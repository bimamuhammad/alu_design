==> flow/design.v <==
module RST(
	Y,
	M,
	N,
	O,
	P,
	Q,
	aCmp,
	aAdd,
	aSub,
	aDiv,
	aMul,
	clk
);
output reg [7:0] Y;
input wire [7:0] M;
input wire [7:0] N;
input wire [7:0] O;
input wire [7:0] P;
input wire [7:0] Q;
input wire	aCmp;
input wire	aAdd;
input wire	aSub;
input wire	aDiv;
input wire	aMul;
input wire	clk;
always @(posedge clk) begin
	if(aCmp)
	 Y<=M;
	else if(aAdd)
	 Y<=N;
	else if(aSub)
	 Y<=O;
	else if(aDiv)
	 Y<=P;
	else if(aMul)
	 Y<=Q;
	else
	 Y <= 8'b00000000;
end
endmodule
# Reports on RST
# What the tools print for RST, step after step.
# Lines are those of the file above, counted from 1.
# Operators carry their Yosys type and port widths (W data, S select, Z words).
# Cell names lack the library's common part.
# Not given: --
[setup]
top_module = "RST"
clock_port = "clk"
library = "sky130hd"
lib_corner = "tt_025C_1v80"

# Word-level counts
# Counts by Yosys on the flattened word-level netlist (proc, flatten, opt, wreduce; memories kept). Register bits leave out memories and registers merged into their read ports (data or address); mux counts leave out enables and synchronous resets folded into registers. Print and check cells are left out. Cells with the same type and inputs are merged into one.
[op_classes]
muxes = 5
[ops]
columns = ["op", "count"]
rows = [
  ["$mux W8", 5],
]
[bits]
ff_bits = 8
inputBits = 46
out_inout_bits = 8
wordCells = 6

# Logic depth
# Yosys ltp: most cells in a row. Word level: on the elaborated netlist, between registers, memories and ports. Mapped: between sequential cells and ports; inverters and the memories' decode and read muxes count.
[depth]
depth_word = 5
ABC_AREA = 1
ltp_mapped = 8

# Netlist
# Source: synth_stat.txt of the flow (Yosys; design flattened, memories mapped). It holds for the ABC_AREA given above (unset counts as 0); a run with the other value may have another netlist.
# Totals and module areas in this step are rounded.
[synth_totals]
stdcells = 105
mapped_area_um2 = 606
flip_flops = 8
n_buf = 7
[types]
columns = ["type", "count", "area_total_um2"]
rows = [
  ["nand2_1", 56, 210.202],
  ["dfxtp_1", 8, 160.154],
  ["a21oi_1", 14, 70.067],
  ["buf_6", 4, 45.043],
  ["nand3_1", 8, 40.038],
  ["inv_1", 8, 30.029],
  ["a21oi_2", 2, 17.517],
  ["inv_8", 1, 11.261],
  ["buf_2", 2, 10.01],
  ["buf_4", 1, 7.507],
  ["inv_2", 1, 3.754],
]

# Path before layout
# Source: OpenSTA report_checks on the synthesized netlist (no wires, ideal clock, input and output delay 20% of the period each), path of least setup slack; recovery checks are left aside. Register names are those of the netlist, which keeps one name where synthesis merged equal registers.
[synth_path]
path_kind = "input port to flip-flop"
start = "input port aAdd"
end = "register Y[6]"
clock_period_ns = 1.33
input_delay_ns = 0.266
launch_ns = 0.266
t_arrival_ns = 0.716
t_required_ns = 1.218
path_slack_ns = 0.502
path_delay_ns = 0.562
driving_pins = 6
period_less_setup_slack_ns = 0.828
# "path_delay_ns" is the arrival time less input delay plus setup time.
# "driving_pins" counts driving pins, that of a launching flip-flop among them; a cell with two outputs on the path counts twice.
# "period_less_setup_slack_ns" = period - worst setup slack (recovery checks aside). The figure is calculated, with input and output delays left at 20% of the set period.
# The rows between start and end are the longest chain of elaborated cells between them; the timing report does not say that the signal goes this way. Where chains are equally long, one stands for them.
# Each line given opens the expression or statement behind the cell; cells for indexed reads and writes are added by Yosys, which also makes memories of some case tables.
# A register here has more assigning lines than the two given.
[synth_via]
cell_sequence = "buf_6 buf_6 a21oi_2 nand2_1 nand2_1 nand2_1"
elab_chain_cells = 2
[synth_rtl]
columns = ["element", "line", "text"]
rows = [
  ["from (decl)", 22, "input wire aAdd;"],
  ["$mux W8", 30, "else if(aAdd)"],
  ["$mux W8", 28, "if(aCmp)"],
  ["to (assign)", 29, "Y<=M;"],
  ["to (assign)", 31, "Y<=N;"],
  ["to (decl)", 15, "output reg [7:0] Y;"],
]

# Timing after layout
# Path of least setup slack in the final report of flow run 1 (OpenROAD, finished layout, wires in). Where an end is a register, its clock arrival counts in the times.
[layout_path]
path_kind = "flip-flop to output port"
start = "register Y[3]"
end = "output port Y[3]"
clock_period_ns = 0.922
out_delay_ns = 0.18
launch_ns = 0.25
t_arrival_ns = 0.78
t_required_ns = 0.74
path_slack_ns = -0.04
driving_pins = 2
# A register here has more assigning lines than the two given.
[layout_via]
cell_sequence = "dfxtp_1 clkdlybuf4s15_2"
elab_chain_cells = 0
[layout_rtl]
columns = ["element", "line", "text"]
rows = [
  ["from (decl)", 15, "output reg [7:0] Y;"],
  ["from (assign)", 29, "Y<=M;"],
  ["from (assign)", 31, "Y<=N;"],
  ["to (decl)", 15, ""],
]

# Module RST, platform sky130hd: 2 stored runs of the flow (Yosys, OpenROAD) with differing settings, in no particular order. Input and output delays are each 20% of the period that was set; the output load is 0.01 pF.
# "achieved_clock_period_ns": clock period set for the run, less the worst setup slack. It is reckoned from that one timing run; input and output delays stay at 20% of the period that was set.
# "worst_path_time_ns": the worst setup path's part of the clock period (all of it between registers, 20% less for each end at a port) less its slack. A launch clock that arrives late makes it longer, a capture clock that arrives late makes it shorter.
# "power_uw": no workload was simulated; the value follows from the tool's default switching activity.
# The results are shown rounded.

[[run]]
name = "flow run 1"
[run.settings]
period_ns = 0.922
CORE_UTILIZATION = 23
SETUP_SLACK_MARGIN = -0.07
PLACE_DENSITY_LB_ADDON = 0.22
CELL_PAD_IN_SITES_DETAIL_PLACEMENT = 1
TNS_END_PERCENT = 15
ABC_AREA = 1
GPL_TIMING_DRIVEN = 0
CAP_MARGIN = 20
CORE_MARGIN = 2
SLEW_MARGIN = 20
[run.results]
ys_area_um2 = 606
layout_stdcell_area_um2 = 1110
fin_util_frac = 0.449
power_uw = 1070
worst_hold_slack_ns = 0.213
achieved_clock_period_ns = 0.967
setup_ws_ns = -0.045
design.die.area_um2 = 3060
worst_path_time_ns = 0.78
worst_setup_path_type = "flip-flop to output port"
tns_ns = -0.045

[[run]]
name = "flow run 2"
[run.settings]
period_ns = 0.848
CORE_UTILIZATION = 28
SETUP_SLACK_MARGIN = 0.11
PLACE_DENSITY_LB_ADDON = 0.12
CORE_ASPECT_RATIO = 0.85
TNS_END_PERCENT = 95
ABC_AREA = 0
GPL_TIMING_DRIVEN = 0
GPL_ROUTABILITY_DRIVEN = 1
CAP_MARGIN = 15
CORE_MARGIN = 2
SLEW_MARGIN = 20
[run.results]
ys_area_um2 = 460
layout_stdcell_area_um2 = 1200
fin_util_frac = 0.785
power_uw = 1240
worst_hold_slack_ns = 0.256
achieved_clock_period_ns = 0.860
setup_ws_ns = -0.012
design.die.area_um2 = 1990
worst_path_time_ns = 0.69
worst_setup_path_type = "flip-flop to output port"
tns_ns = -0.028
